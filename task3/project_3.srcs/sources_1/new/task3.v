==> flow/design.v <==
`timescale 1ns / 1ps
module task3 (
    input  wire        clk,
    input  wire        rst,         
    input  wire [2:0]  opcode,      
    input  wire [7:0]  in2,         
    input  wire [7:0]  in1,         
    input  wire [7:0]  in0,         
    output reg signed [23:0] result,      
    output reg         done         
);
    reg signed [23:0] comb_result;
    always @(*) begin
        case (opcode)
            3'b000: comb_result = $signed({8'd0,in1}) + $signed({8'd0,in0});
            3'b001: comb_result = $signed({8'd0,in0}) - $signed({8'd0,in1});
            3'b010: comb_result = $signed($signed(in0)) * $signed($signed(in1));
            3'b011: comb_result = $signed($signed(in0)) >>> in1; 
            3'b100: comb_result = $signed($signed(in1)) * $signed($signed(in1));
            3'b101: comb_result = $signed($signed(in0)) * $signed($signed(in0)) * $signed($signed(in0));
            3'b110: comb_result = $signed($signed(in2)) + $signed($signed(in1)) + $signed($signed(in0));
            default: comb_result = 24'sd0;
        endcase
    end
    reg [2:0] opcode_reg;
    reg signed [7:0] a_reg, b_reg, c_reg;
    localparam signed [7:0] A_COEF =  8'sd5;
    localparam signed [7:0] B_COEF =  8'sd8;
    localparam signed [7:0] C_COEF = -8'sd4;
    localparam signed [7:0] D_COEF =  8'sd3;
    localparam signed [7:0] E_COEF =  8'sd6;
    localparam signed [7:0] F_COEF = -8'sd2; 
    localparam signed [15:0] G_COEF = 16'sd13;
    reg [2:0] state;
    reg signed [31:0] acc;
    localparam S_IDLE   = 3'd0;
    localparam S_AX2    = 3'd1;
    localparam S_BX     = 3'd2;
    localparam S_CY2    = 3'd3;
    localparam S_DY     = 3'd4;
    localparam S_EZ2    = 3'd5;
    localparam S_FZ     = 3'd6;
    localparam S_DONE   = 3'd7;
    always @(posedge clk) begin
        if (rst) begin
            state      <= S_IDLE;
            acc        <= 0;
            result     <= 0;
            done       <= 0;
            opcode_reg <= 0;
            a_reg      <= 0;
            b_reg      <= 0;
            c_reg      <= 0;
        end
        else begin
            case (state)
                S_IDLE: begin
                    done <= 0;
                    if (opcode == 3'b111) begin
                        opcode_reg <= opcode;
                        a_reg <= $signed(in2);
                        b_reg <= $signed(in1);
                        c_reg <= $signed(in0);
                        acc <= $signed(G_COEF);
                        state <= S_AX2;
                    end
                    else begin
                        result <= comb_result;
                        done   <= 1'b1;
                        state  <= S_IDLE;
                    end
                end
                S_AX2: begin
                    acc <= acc + $signed(A_COEF) * $signed(a_reg) * $signed(a_reg);
                    state <= S_BX;
                end
                S_BX: begin
                    acc <= acc + $signed(B_COEF) * $signed(a_reg);
                    state <= S_CY2;
                end
                S_CY2: begin
                    acc <= acc + $signed(C_COEF) * $signed(b_reg) * $signed(b_reg);
                    state <= S_DY;
                end
                S_DY: begin
                    acc <= acc + $signed(D_COEF) * $signed(b_reg);
                    state <= S_EZ2;
                end
                S_EZ2: begin
                    acc <= acc + $signed(E_COEF) * $signed(c_reg) * $signed(c_reg);
                    state <= S_FZ;
                end
                S_FZ: begin
                    acc <= acc + $signed(F_COEF) * $signed(c_reg);
                    state <= S_DONE; 
                end
                S_DONE: begin
                    result <= acc[23:0];
                    done <= 1'b1;
                    state <= S_IDLE;
                end
                default: state <= S_IDLE;
            endcase
        end
    end
endmodule
# From RTL to reports: task3
# The steps from the RTL of task3 to its reports follow in flow order.
# Lines are those of the file above, counted from 1.
# Operators: Yosys type, input widths -> output width; for muxes data width and select width s.
# Cell names lack the library's common part.
# The mark n/a stands for no value.
# inputs
top	task3
clk_port	clk
library	sky130hd
pvt_corner	tt_025C_1v80

# Word-level counts
# Source: Yosys, flattened and elaborated, memories not mapped. Widths are those after wreduce. Registers that Yosys merges into a memory's read port (data or address) are not register bits. Print and check cells do not count. Equal cells are merged and count once.
# bits
out_inout_bits	25
register_bits	84
input_bits	29
# op_classes
n_shift	1
mux	9
n_reduce_logical	7
n_eq	16
mul	10
n_addsub	12
# ops
op	count
$mul 8x8->16	3
$mul 30x8->30	1
$pmux 32 s7	1
$mul 16x8->24	1
$pmux 24 s7	1
$mul 12x8->20	1
$mul 11x8->19	1
$mul 3x8->11 const A	2
$add 32x11->32	2
$add 32x20->32	2
$add 32x32->32	2
$mul 4x8->12 const A	1
$pmux 24 s2	1
$mux 32	1
$neg 8->31	1
$neg 8->30	1
$eq 3x3->1 const B	8
$sshr 8x8->24	1
$pmux 3 s8	1
$mux 24	1
$add 8x8->9	2
$eq 3x2->1 const B	4
$add 9x8->10	1
$sub 8x8->9	1
$reduce_bool 7->1	1
$reduce_and 2->1	3
$eq 3x1->1 const B	2
$logic_not 3->1	2
# Other operator kinds: 4; their cells: 6.

# Longest topological paths
# Yosys ltp: most cells in a row. Word level: on the elaborated netlist, between registers, memories and ports. Mapped: between sequential cells and ports; inverters and the memories' decode and read muxes count.
# logic_depth
depth_word	5
abc_area	0
mapped_depth	41
ltp_nobuf	40

# Synthesis result
# Yosys stat after the flow's synthesis: flattened, memories mapped to cells. It holds for the ABC_AREA given above (unset counts as 0); a run with the other value may have another netlist.
# The area totals of this step are shown rounded.
# by_type
type	count	type_area_um2
fa_1	549	1.1E+04
ha_1	461	5.77E+03
inv_1	770	2.89E+03
dfxtp_1	81	1.62E+03
xnor2_1	183	1.6E+03
and2_1	200	1251.2
nand2_1	319	1.2E+03
a21oi_1	211	1.06E+03
nor2_1	270	1.01E+03
o21ai_0	108	540.518
xor2_1	57	499.229
a21o_1	65	487.968
clkbuf_1	111	416.65
nand2b_1	65	406.64
o21a_1	35	262.752
o21bai_1	34	255.245
nor3_1	49	245.235
nor2b_1	38	237.728
# Other cell types: 54; their cells: 383.
# synth_totals
ff_cells	81
buffers	119
area_um2	33600
mapped_cells	3989
seq_area_um2	1620

# Path before layout
# OpenSTA on the mapped netlist: ideal clock, no wires. The path of least setup slack (recovery checks aside). Input and output delay are each 20% of the period. Register names are those of the netlist, which keeps one name where synthesis merged equal registers.
# synth_path
kind	input to register
startpoint	input port in0[7]
endpoint	register result[23]
in_delay_ns	2.520
clock_period_ns	12.6
path_buffers	3
setup_time_ns	0.132
stages	34
slack_ns	1.401
arrival_ns	11.067
path_delay_ns	8.679
synth_period_reached_ns	11.199
# "path_delay_ns" = arrival - input delay + setup time.
# "stages" counts driving pins, that of a launching flip-flop among them; a cell with two outputs on the path counts twice.
# "synth_period_reached_ns" = period - worst setup slack (recovery checks aside). The figure is calculated, with input and output delays left at 20% of the set period.
# The rows between start and end are the longest chain of elaborated cells between them; the timing report does not say that the signal goes this way. Where chains are equally long, one stands for them.
# Each line given opens the expression or statement behind the cell; cells for indexed reads and writes are added by Yosys, which also makes memories of some case tables.
# At most two assigning lines are given for a register; there are more.
# synth_between
path_cell_list	clkbuf_1 -> buf_1 -> clkbuf_1 -> nand2_1 -> inv_1 -> fa_1 -> fa_1 -> fa_1 -> inv_1 -> fa_1 -> inv_1 -> ha_1 -> nor2b_1 -> o21a_1 -> o31a_1 -> o41ai_1 -> xnor2_1 -> nand2_1 -> fa_1 -> inv_1 -> fa_1 -> fa_1 -> inv_1 -> fa_1 -> inv_1 -> ha_1 -> and4_1 -> a221o_1 -> nor3_1 -> a21oi_1 -> a31oi_1 -> xnor2_1 -> a2bb2oi_1 -> nor3_1
elab_chain_len	5
cone_cells	9
# synth_lines
element	line_no	source
from (decl)	8	input  wire [7:0]  in0,
$mul 8x8->16	20	3'b101: comb_result = $signed($signed(in0)) * $signed($signed(in0)) * $signed($signed(in0));
$mul 16x8->24	20
$pmux 24 s7	14	case (opcode)
$mux 24	59	if (opcode == 3'b111) begin
$pmux 24 s2	56	case (state)
to (assign)	68	result <= comb_result;
to (assign)	98	result <= acc[23:0];
to (decl)	9	output reg signed [23:0] result,

# Timing after layout
# From the final timing report of flow run 2: the path of least setup slack in the routed layout; clock arrival at registers is part of the times.
# layout_path
kind	input to register
startpoint	input port in0[6]
endpoint	register result[23]
clock_period_ns	13.2
stages	35
arrival_ns	12.28
setup_time_ns	0.15
in_delay_ns	2.64
path_buffers	1
slack_ns	1.14
# At most two assigning lines are given for a register; there are more.
# layout_between
path_cell_list	clkdlybuf4s50_1 -> clkinv_1 -> nor2_1 -> ha_1 -> inv_1 -> fa_1 -> fa_1 -> fa_1 -> inv_1 -> ha_1 -> a21oi_1 -> o21bai_1 -> a21oi_1 -> nor2b_1 -> o21a_1 -> o31a_1 -> o41ai_1 -> xnor2_1 -> nand2_1 -> fa_1 -> inv_1 -> fa_1 -> fa_1 -> inv_1 -> fa_1 -> inv_1 -> ha_1 -> and4_1 -> a221o_1 -> nor3_1 -> a21oi_1 -> a31oi_1 -> xnor2_1 -> a2bb2oi_1 -> nor3_1
# layout_lines
element	line_no	source
from (decl)	8	input  wire [7:0]  in0,
to (assign)	68	result <= comb_result;
to (assign)	98	result <= acc[23:0];
to (decl)	9	output reg signed [23:0] result,
# No chain of elaborated cells between the ends is given.

FLOW RESULTS
============

Record of 2 stored runs of the RTL-to-layout flow on task3, platform sky130hd. The runs are unordered. Constraints: input delay and output delay 20% of the set period each, output load 0.01 pF.
"achievedPeriod_ns" means the clock period less the worst setup slack. The figure is calculated, with input and output delays left at 20% of the set period.
"worst_setup_path_time_ns": the worst setup path's part of the clock period (all of it between registers, 20% less for each end at a port) less its slack. A launch clock that arrives late makes it longer, a capture clock that arrives late makes it shorter.
The results are shown rounded.

Flow run 1, flow files:
==> flow/run.sh <==
#!/bin/bash
# the make line also repeats the synthesis and layout settings of config.mk as NAME=value (left out here)
make -C /OpenROAD-flow-scripts/flow DESIGN_CONFIG=/design/flow/config.mk WORK_HOME=/design/flow/orfs CLKGATE_MAP_FILE= finish
==> flow/config.mk <==
export PLATFORM = sky130hd
export DESIGN_NAME = task3
export DESIGN_NICKNAME = task3
export VERILOG_FILES = /design/flow/design.v
export SDC_FILE = /design/flow/constraint.sdc
export NUM_CORES = 4
export LEC_CHECK = 0
export CAP_MARGIN = 20
export CELL_PAD_IN_SITES_DETAIL_PLACEMENT = 2
export CORE_MARGIN = 2
export CORE_UTILIZATION = 69
export CTS_CLUSTER_DIAMETER = 77
export CTS_CLUSTER_SIZE = 12
export GPL_ROUTABILITY_DRIVEN = 1
export SETUP_SLACK_MARGIN = 4.68
export SLEW_MARGIN = 40
==> flow/constraint.sdc <==
create_clock -name core_clock -period 20.1 [get_ports {clk}]
set_input_delay 4.0200 -clock core_clock [delete_from_list [all_inputs] [get_ports {clk}]]
set_output_delay 4.0200 -clock core_clock [all_outputs]
set_load 0.01 [all_outputs]

Flow run 1: no final report: placement broke off with a tool error

Flow run 2, flow files:
==> flow/run.sh <==
#!/bin/bash
# the make line also repeats the synthesis and layout settings of config.mk as NAME=value (left out here)
make -C /OpenROAD-flow-scripts/flow DESIGN_CONFIG=/design/flow/config.mk WORK_HOME=/design/flow/orfs CLKGATE_MAP_FILE= finish
==> flow/config.mk <==
export PLATFORM = sky130hd
export DESIGN_NAME = task3
export DESIGN_NICKNAME = task3
export VERILOG_FILES = /design/flow/design.v
export SDC_FILE = /design/flow/constraint.sdc
export NUM_CORES = 4
export LEC_CHECK = 0
export CAP_MARGIN = 20
export CORE_MARGIN = 2
export CORE_UTILIZATION = 20
export SLEW_MARGIN = 20
==> flow/constraint.sdc <==
create_clock -name core_clock -period 13.2 [get_ports {clk}]
set_input_delay 2.6400 -clock core_clock [delete_from_list [all_inputs] [get_ports {clk}]]
set_output_delay 2.6400 -clock core_clock [all_outputs]
set_load 0.01 [all_outputs]

==> results of flow run 2, as CSV <==
result,value
die_footprint_um2,171000
cell_area_final_um2,37200
hold_worst_slack_ns,0.488
worst_setup_path_time_ns,9.42
critical_path_kind,"input to register"
setup_ws_ns,1.14
total_negative_slack_ns,0.000
achievedPeriod_ns,12.056
synthesis_area_um2,33600
util_pct,22.3
